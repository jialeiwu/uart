==> flow/design.v <==
`timescale 1ps/1ps
module UART(
	iCLK,	 
	iRST_N,	 
	iRX,	 
	oTX,	 
	oR,		 
	oT,		 
	iT,		 
	iTDATA,	 
	oRDATA	 
);
input iCLK;
input iRST_N;
input iRX;
output oTX;
output oR;
output oT;
input iT;
input [7:0] iTDATA;
output [7:0] oRDATA;
reg oTX;
reg oR;
reg oT;
reg [7:0] oRDATA;
parameter CLK_FREQ=100000;	 
parameter BAUD_RATE=9600;	 
localparam BAUD_CNT=CLK_FREQ/BAUD_RATE;	 
localparam BAUD_1=BAUD_CNT/4;		 
localparam BAUD_2=BAUD_CNT/2;		 
localparam BAUD_3=(3*BAUD_CNT)/4;	 
reg [15:0] rRBaudCnt;	 
reg [15:0] rTBaudCnt;	 
reg [7:0] rRData;	 
reg [7:0] rTData;	 
reg [2:0] rSample_1;	 
reg [2:0] rRBitCnt;		 
reg [2:0] rTBitCnt;		 
reg rRX_syn,rRX_syn_0;	 
always@(posedge iCLK or negedge iRST_N)begin
	if(!iRST_N){rRX_syn,rRX_syn_0}<=2'b11;
	else {rRX_syn,rRX_syn_0}<={rRX_syn_0,iRX};
end
reg [2:0] Rsta;	 
localparam Rsta_0=3'b000;
localparam Rsta_1=3'b001;
localparam Rsta_2=3'b010;
localparam Rsta_3=3'b100;
always@(posedge iCLK or negedge iRST_N)begin
	if(!iRST_N) Rsta<=Rsta_0;
	else begin
		case(Rsta)
			Rsta_0:if(!rRX_syn) Rsta<=Rsta_1;	 
			Rsta_1:begin	 
				if(rRBaudCnt==BAUD_CNT)begin
					if(rSample_1[1]) Rsta<=Rsta_0;	 
					else Rsta<=Rsta_2;	 
				end
			end
			Rsta_2:begin  
				if(rRBitCnt==3'd7)begin
					if(rRBaudCnt==BAUD_CNT) Rsta<=Rsta_3;	 
				end
			end
			Rsta_3:begin  
				if(rRBaudCnt==BAUD_CNT)begin
					if(!rRX_syn) Rsta<=Rsta_1;
					else Rsta<=Rsta_0;
				end
			end
			default: Rsta<=Rsta_0;
		endcase
	end
end
wire wSampleEN=(rRBaudCnt==BAUD_1) | (rRBaudCnt==BAUD_2) | (rRBaudCnt==BAUD_3);
always@(posedge iCLK or negedge iRST_N)begin
	if(!iRST_N) rSample_1<=3'b0;
	else begin
		if(rRBaudCnt<BAUD_1)rSample_1<=3'b0;
		else if(wSampleEN)begin
			if(rRX_syn) rSample_1<={rSample_1[1:0],1'b1};
		end
	end
end
always@(posedge iCLK or negedge iRST_N)begin
	if(!iRST_N) rRBitCnt<=3'd0;
	else if(Rsta==Rsta_2)begin
		if(rRBaudCnt==BAUD_CNT) rRBitCnt<=rRBitCnt+3'd1;
	end
	else rRBitCnt<=3'd0;
end
always@(posedge iCLK or negedge iRST_N)begin
	if(!iRST_N) rRBaudCnt<=0;
	else if(Rsta==Rsta_0)begin
		if(!rRX_syn) rRBaudCnt<=1;
		else rRBaudCnt<=0;
	end
	else begin
		if(rRBaudCnt==BAUD_CNT) rRBaudCnt<=1;
		else rRBaudCnt<=rRBaudCnt+1;
	end
end
always@(posedge iCLK or negedge iRST_N)begin
	if(!iRST_N)rRData<=8'd0;
	else if(Rsta==Rsta_2)begin
		if(rRBaudCnt==BAUD_CNT)begin
			if(rSample_1[1]) rRData<={1'b1,rRData[7:1]};
			else rRData<={1'b0,rRData[7:1]};
		end
	end
end
always@(posedge iCLK or negedge iRST_N)begin
	if(!iRST_N) oR<=1'b1;
	else begin
		case(Rsta)
			Rsta_0:oR<=oR;
			Rsta_1:oR<=1'b0;
			Rsta_2:oR<=1'b0;
			Rsta_3:begin
				if(rRBaudCnt==BAUD_CNT)begin
					if(rSample_1[1]) oR<=1'b1;
					else oR<=1'b0;
				end
			end
		endcase
	end
end
always@(posedge iCLK or negedge iRST_N)begin
	if(!iRST_N) oRDATA<=8'd0;
	else if(Rsta==Rsta_3)begin
		if(rRBaudCnt==BAUD_CNT)begin
			if(rSample_1[1]) oRDATA<=rRData;
		end
	end
end
reg rTsyn,rTsyn_1,rTsyn_0;	 
always@(posedge iCLK or negedge iRST_N)begin
	if(!iRST_N) {rTsyn,rTsyn_1,rTsyn_0}<=3'b111;
	else {rTsyn,rTsyn_1,rTsyn_0}<={rTsyn_1,rTsyn_0,iT};
end
reg[2:0] Tsta;
localparam Tsta_0=3'b000;
localparam Tsta_1=3'b001;
localparam Tsta_2=3'b010;
localparam Tsta_3=3'b100;
always@(posedge iCLK or negedge iRST_N)begin
	if(!iRST_N) Tsta<=Tsta_0;
	else begin
		case(Tsta)
			Tsta_0:if({rTsyn,rTsyn_1}==2'b01) Tsta<=Tsta_1;
			Tsta_1:if(rTBaudCnt==BAUD_CNT)Tsta<=Tsta_2;	 
			Tsta_2:begin  
				if(rTBitCnt==3'd7)begin
					if(rTBaudCnt==BAUD_CNT) Tsta<=Tsta_3;
				end
			end
			Tsta_3:begin 	 
				if(rTBaudCnt==BAUD_CNT)begin
					if({rTsyn,rTsyn_1}==2'b01) Tsta<=Tsta_1;
					else Tsta<=Tsta_0;
				end
			end
			default:Tsta<=Tsta_0;
		endcase
	end
end
always@(posedge iCLK or negedge iRST_N)begin
	if(!iRST_N) rTBitCnt<=3'd0;
	else if(Tsta==Tsta_2)begin
		if(rTBaudCnt==BAUD_CNT)rTBitCnt<=rTBitCnt+3'd1;
	end
	else rTBitCnt<=3'd0;
end
always@(posedge iCLK or negedge iRST_N)begin
	if(!iRST_N) rTBaudCnt<=0;
	else if(Tsta==Tsta_0)begin
		if({rTsyn,rTsyn_1}==2'b01) rTBaudCnt<=1;
		else rTBaudCnt<=0;
	end
	else begin
		if(rTBaudCnt==BAUD_CNT) rTBaudCnt<=1;
		else rTBaudCnt<=rTBaudCnt+1;
	end
end
always@(posedge iCLK or negedge iRST_N)begin
	if(!iRST_N) rTData<=8'd0;
	else if(Tsta==Tsta_0)begin
		if({rTsyn,rTsyn_1}==2'b01)begin 
			rTData<=iTDATA;
		end
	end
	else if(Tsta==Tsta_2)begin
		if(rTBaudCnt==BAUD_CNT)begin
			rTData<={1'b0,rTData[7:1]};
		end
	end
end
always@(posedge iCLK or negedge iRST_N)begin
	if(!iRST_N) oTX<=1'b1;
	else begin
		case(Tsta)
			Tsta_0:oTX<=1'b1;
			Tsta_1:oTX<=1'b0;	 
			Tsta_2:begin	 
				if(rTBaudCnt==1) oTX<=rTData[0];
			end
			Tsta_3:oTX<=1'b1;	 
		endcase
	end
end
always@(posedge iCLK or negedge iRST_N)begin
	if(!iRST_N) oT<=1'b1;
	else if(Tsta==Tsta_0) oT<=1'b1;
	else oT<=1'b0;
end
endmodule
# ---- Reports on UART
# The steps from the RTL of UART to its reports follow in flow order.
# Line numbers count from 1 in the design file above.
# Cell names lack the library's common part.
# A cell with n/a has no value.
dict set report inputs {
  design {UART}
  clock_port {iCLK}
  lib {sky130hd}
  pvt_corner {tt_025C_1v80}
}

# ---- Word-level counts
# Yosys after proc, flatten, opt, wreduce and memory -nomap, before mapping. Memory bits, and registers merged into a memory's read port (data or address), are not among the register bits. Print and check cells are not counted.
dict set report bits {
  elab_cells 108
  input_bits 12
  latch_bits 0
  clocked_rd_ports_x_width 0
  reg_bits 78
  mem_count 0
  mem_bits_rw 0
  rom_bits 0
  out_inout_bits 11
}
dict set report op_classes {
  addsub 4
  cmp 1
  equal 26
  n_reduce_logical 18
  muxes 39
  multipliers 0
  shifts 0
  bitwise 2
  n_div 0
}
# operator n
set op_table {}
lappend op_table {{16-bit two-way mux} 4}
lappend op_table {{3-bit two-way mux} 14}
lappend op_table {{8-bit two-way mux} 5}
lappend op_table {{16-bit by 1-bit adder with 16-bit output (second input constant)} 2}
lappend op_table {{16-bit by 3-bit equality test with 1-bit output (second input constant)} 2}
lappend op_table {{16-bit by 4-bit equality test with 1-bit output (second input constant)} 2}
lappend op_table {{3-bit case mux with 4-bit select} 2}
lappend op_table {{2-bit inequality test (second input constant)} 11}
lappend op_table {{16-bit by 1-bit equality test with 1-bit output (second input constant)} 1}
lappend op_table {{16-bit by 2-bit < comparator with 1-bit output (second input constant)} 1}
lappend op_table {{16-bit by 2-bit equality test with 1-bit output (second input constant)} 1}
lappend op_table {{3-bit equality test (second input constant)} 4}
lappend op_table {{2-bit nonzero test} 5}
lappend op_table {{5-bit AND reduction} 2}
lappend op_table {{2-bit AND reduction} 4}
lappend op_table {{2-bit two-way mux} 4}
lappend op_table {{1-bit two-way mux} 8}
lappend op_table {{3-bit by 1-bit adder with 3-bit output (second input constant)} 2}
lappend op_table {{3-bit by 1-bit equality test with 1-bit output (second input constant)} 2}
lappend op_table {{3-bit by 2-bit equality test with 1-bit output (second input constant)} 2}
lappend op_table {{3-bit zero test} 2}
lappend op_table {{3-bit AND reduction} 2}
lappend op_table {{2-bit OR reduction} 2}
lappend op_table {{3-bit nonzero test} 1}
lappend op_table {{1-bit case mux with 3-bit select} 1}
lappend op_table {{1-bit bitwise OR} 2}
lappend op_table {{2-bit by 1-bit equality test with 1-bit output (second input constant)} 1}
lappend op_table {{1-bit case mux with 2-bit select} 1}

# ---- Depth
# Longest topological path by Yosys (ltp), each cell counted once; first at word level (registers and memories cut), then after technology mapping (sequential cells cut; the memories' decode and read muxes count).
dict set report depth {
  ltp_word 5
  ABC_AREA 1
  mapped_depth 9
  ltp_nobuf 9
}

# ---- Synthesis result
# The flow's flattened synthesis, as Yosys stat reports it; memories are mapped. The netlist is that of the ABC_AREA named above (0 if unset); the other value can give another one.
# Totals and module areas in this step are rounded.
# cell n type_area_um2
set by_type {}
lappend by_type {dfrtp_1 70 1751.68}
lappend by_type {nand2_1 135 506.736}
lappend by_type {dfstp_2 10 262.752}
lappend by_type {nor2_1 67 251.491}
lappend by_type {nand3_1 45 225.216}
lappend by_type {inv_1 53 198.941}
lappend by_type {ha_1 10 125.12}
lappend by_type {xor2_1 12 105.101}
lappend by_type {o21ai_0 20 100.096}
lappend by_type {o21ai_2 10 87.584}
lappend by_type {nor2_4 6 67.565}
lappend by_type {nor3_1 12 60.058}
lappend by_type {nand2_4 3 33.782}
lappend by_type {nand2_2 4 25.024}
lappend by_type {nand4_1 4 25.024}
lappend by_type {buf_6 2 22.522}
lappend by_type {nand4_4 1 21.27}
lappend by_type {a21oi_1 4 20.019}
# Other cell types: 16; their cells: 21.
dict set report synth_totals {
  cell_count 489
  buf_cells 10
  synth_area_um2 4000
  ffs 80
}

# ---- Timing after synthesis
# Source: OpenSTA report_checks on the synthesized netlist (no wires, ideal clock, input and output delay 20% of the period each), path of least setup slack; recovery checks are left aside. Register names are those of the netlist, which keeps one name where synthesis merged equal registers.
dict set report synth_timing {
  kind {register -> register}
  start {register rRBaudCnt[0]}
  end {register rRData[7]}
  launch_ns 0.000
  driving_pins 9
  slack_ns 0.845
  tclk_ns 2.3
  path_delay_ns 1.455
  path_buffers 1
  setup_ns 0.126
  t_arrival_ns 1.329
  period_less_setup_slack_ns 1.455
}
# "path_delay_ns" = arrival - input delay + setup time.
# "driving_pins": output pins that drive a net of the path, with the launching flip-flop's if there is one; two outputs of one cell count as two.
# "period_less_setup_slack_ns" is the clock period less the worst setup slack; recovery checks do not enter. This is arithmetic on one report: input and output delays are still those of the set period (20% each).
# Between the ends stands the longest chain of elaborated cells between them, by number of cells; it is not shown to be the way that was timed. Of several equally long chains one is given.
# A line is the first line of the expression or statement that the cell stems from. Yosys adds cells for indexed reads and writes and turns some case tables into memories.
# At most two assigning lines are given for a register; there are more.
dict set report synth_via {
  cell_sequence {dfrtp_1 > inv_1 > ha_1 > nand3_2 > nor2_4 > nand2_4 > nor2_8 > buf_8 > o21ai_0}
  elab_chain_cells 2
  cone_cells 2
}
# item line_no
set synth_rtl {}
lappend synth_rtl {{from (decl)} 32} ;# reg [15:0] rRBaudCnt;
lappend synth_rtl {{from (assign)} 93} ;# if(!iRST_N) rRBaudCnt<=0;
lappend synth_rtl {{from (assign)} 100} ;# else rRBaudCnt<=rRBaudCnt+1;
lappend synth_rtl {{16-bit by 4-bit equality test with 1-bit output} 106} ;# if(rRBaudCnt==BAUD_CNT)begin
lappend synth_rtl {{2-bit AND reduction} n/a}
lappend synth_rtl {{to (assign)} 107} ;# if(rSample_1[1]) rRData<={1'b1,rRData[7:1]};
lappend synth_rtl {{to (assign)} 108} ;# else rRData<={1'b0,rRData[7:1]};
lappend synth_rtl {{to (decl)} 34} ;# reg [7:0] rRData;

# ---- Timing after layout
# From the final timing report of run A: the path of least setup slack in the routed layout; clock arrival at registers is part of the times.
dict set report layout_timing {
  kind {register -> register}
  start {register rRBaudCnt[0]}
  end {register rRBaudCnt[0]}
  path_buffers 0
  driving_pins 9
  slack_ns 0.25
  setup_ns 0.09
  tclk_ns 1.73
  launch_ns 0.33
  t_arrival_ns 1.72
}
# Between the ends stands the longest chain of elaborated cells between them, by number of cells; it is not shown to be the way that was timed. Of several equally long chains one is given.
# At most two assigning lines are given for a register; there are more.
dict set report layout_via {
  cell_sequence {dfrtp_2 > inv_2 > ha_4 > nand3_4 > nor2_4 > nand2_4 > inv_4 > nor2_1 > o21ai_0}
  elab_chain_cells 3
  cone_cells 4
}
# item line_no
set layout_rtl {}
lappend layout_rtl {{from (decl)} 32} ;# reg [15:0] rRBaudCnt;
lappend layout_rtl {{from (assign)} 93} ;# if(!iRST_N) rRBaudCnt<=0;
lappend layout_rtl {{from (assign)} 100} ;# else rRBaudCnt<=rRBaudCnt+1;
lappend layout_rtl {{16-bit by 1-bit adder with 16-bit output} 100}
lappend layout_rtl {{16-bit two-way mux} 99} ;# if(rRBaudCnt==BAUD_CNT) rRBaudCnt<=1;
lappend layout_rtl {{16-bit two-way mux} 94} ;# else if(Rsta==Rsta_0)begin
lappend layout_rtl {{to (assign)} 93}
lappend layout_rtl {{to (assign)} 100}
lappend layout_rtl {{to (decl)} 32}

--- measured runs ---
Stored flow runs of UART (2 of them; Yosys, OpenROAD, sky130hd). They differ in their settings and are not a sequence. Constraints: input delay and output delay 20% of the set period each, output load 0.01 pF.
By "achieved_period_ns" is meant the clock period of the run minus its worst setup slack. This is arithmetic on one report: input and output delays are still those of the set period (20% each).
By "worstPathTime_ns" is meant the share of the clock period that the worst setup path is allowed (20% is reserved at inputs, 20% at outputs), minus its slack. Clock arrival times at its registers enter into it.
Values from the reports are rounded here.

[flow] run A: files
==> flow/run.sh <==
#!/bin/bash
# the make line also repeats the synthesis and layout settings of config.mk as NAME=value (left out here)
make -C /OpenROAD-flow-scripts/flow DESIGN_CONFIG=/design/flow/config.mk WORK_HOME=/design/flow/orfs CLKGATE_MAP_FILE= finish
==> flow/config.mk <==
export PLATFORM = sky130hd
export DESIGN_NAME = UART
export DESIGN_NICKNAME = UART
export VERILOG_FILES = /design/flow/design.v
export SDC_FILE = /design/flow/constraint.sdc
export NUM_CORES = 4
export LEC_CHECK = 0
export ABC_AREA = 1
export CAP_MARGIN = 20
export CORE_MARGIN = 8
export CORE_UTILIZATION = 33
export PLACE_DENSITY = 0.84
export SETUP_SLACK_MARGIN = 0.17
export SLEW_MARGIN = 20
==> flow/constraint.sdc <==
create_clock -name core_clock -period 1.73 [get_ports {iCLK}]
set_input_delay 0.3460 -clock core_clock [delete_from_list [all_inputs] [get_ports {iCLK}]]
set_output_delay 0.3460 -clock core_clock [all_outputs]
set_load 0.01 [all_outputs]

[flow] run A: metrics
[metrics] total_negative_slack_ns = 0.000
[metrics] achieved_period_ns = 1.476
[metrics] die_area_um2 = 16000
[metrics] fin_util_frac = 0.4
[metrics] final_setup_ws_ns = 0.25
[metrics] post_synth_area_um2 = 4000
[metrics] worstPathTime_ns = 1.48
[metrics] worst_setup_path_type = register -> register

[flow] run B: files
==> flow/run.sh <==
#!/bin/bash
# the make line also repeats the synthesis and layout settings of config.mk as NAME=value (left out here)
make -C /OpenROAD-flow-scripts/flow DESIGN_CONFIG=/design/flow/config.mk WORK_HOME=/design/flow/orfs CLKGATE_MAP_FILE= finish
==> flow/config.mk <==
export PLATFORM = sky130hd
export DESIGN_NAME = UART
export DESIGN_NICKNAME = UART
export VERILOG_FILES = /design/flow/design.v
export SDC_FILE = /design/flow/constraint.sdc
export NUM_CORES = 4
export LEC_CHECK = 0
export ABC_AREA = 1
export CAP_MARGIN = 20
export CORE_ASPECT_RATIO = 1.69
export CORE_MARGIN = 10
export CORE_UTILIZATION = 47
export CTS_CLUSTER_SIZE = 25
export GPL_TIMING_DRIVEN = 1
export PLACE_DENSITY_LB_ADDON = 0.2
export SETUP_SLACK_MARGIN = 0.04
export SLEW_MARGIN = 20
==> flow/constraint.sdc <==
create_clock -name core_clock -period 2.32 [get_ports {iCLK}]
set_input_delay 0.4640 -clock core_clock [delete_from_list [all_inputs] [get_ports {iCLK}]]
set_output_delay 0.4640 -clock core_clock [all_outputs]
set_load 0.01 [all_outputs]

[flow] run B: metrics
[metrics] total_negative_slack_ns = 0.000
[metrics] achieved_period_ns = 1.856
[metrics] die_area_um2 = 13000
[metrics] fin_util_frac = 0.55
[metrics] final_setup_ws_ns = 0.46
[metrics] post_synth_area_um2 = 4000
[metrics] worstPathTime_ns = 1.39
[metrics] worst_setup_path_type = register -> output
--- end ---
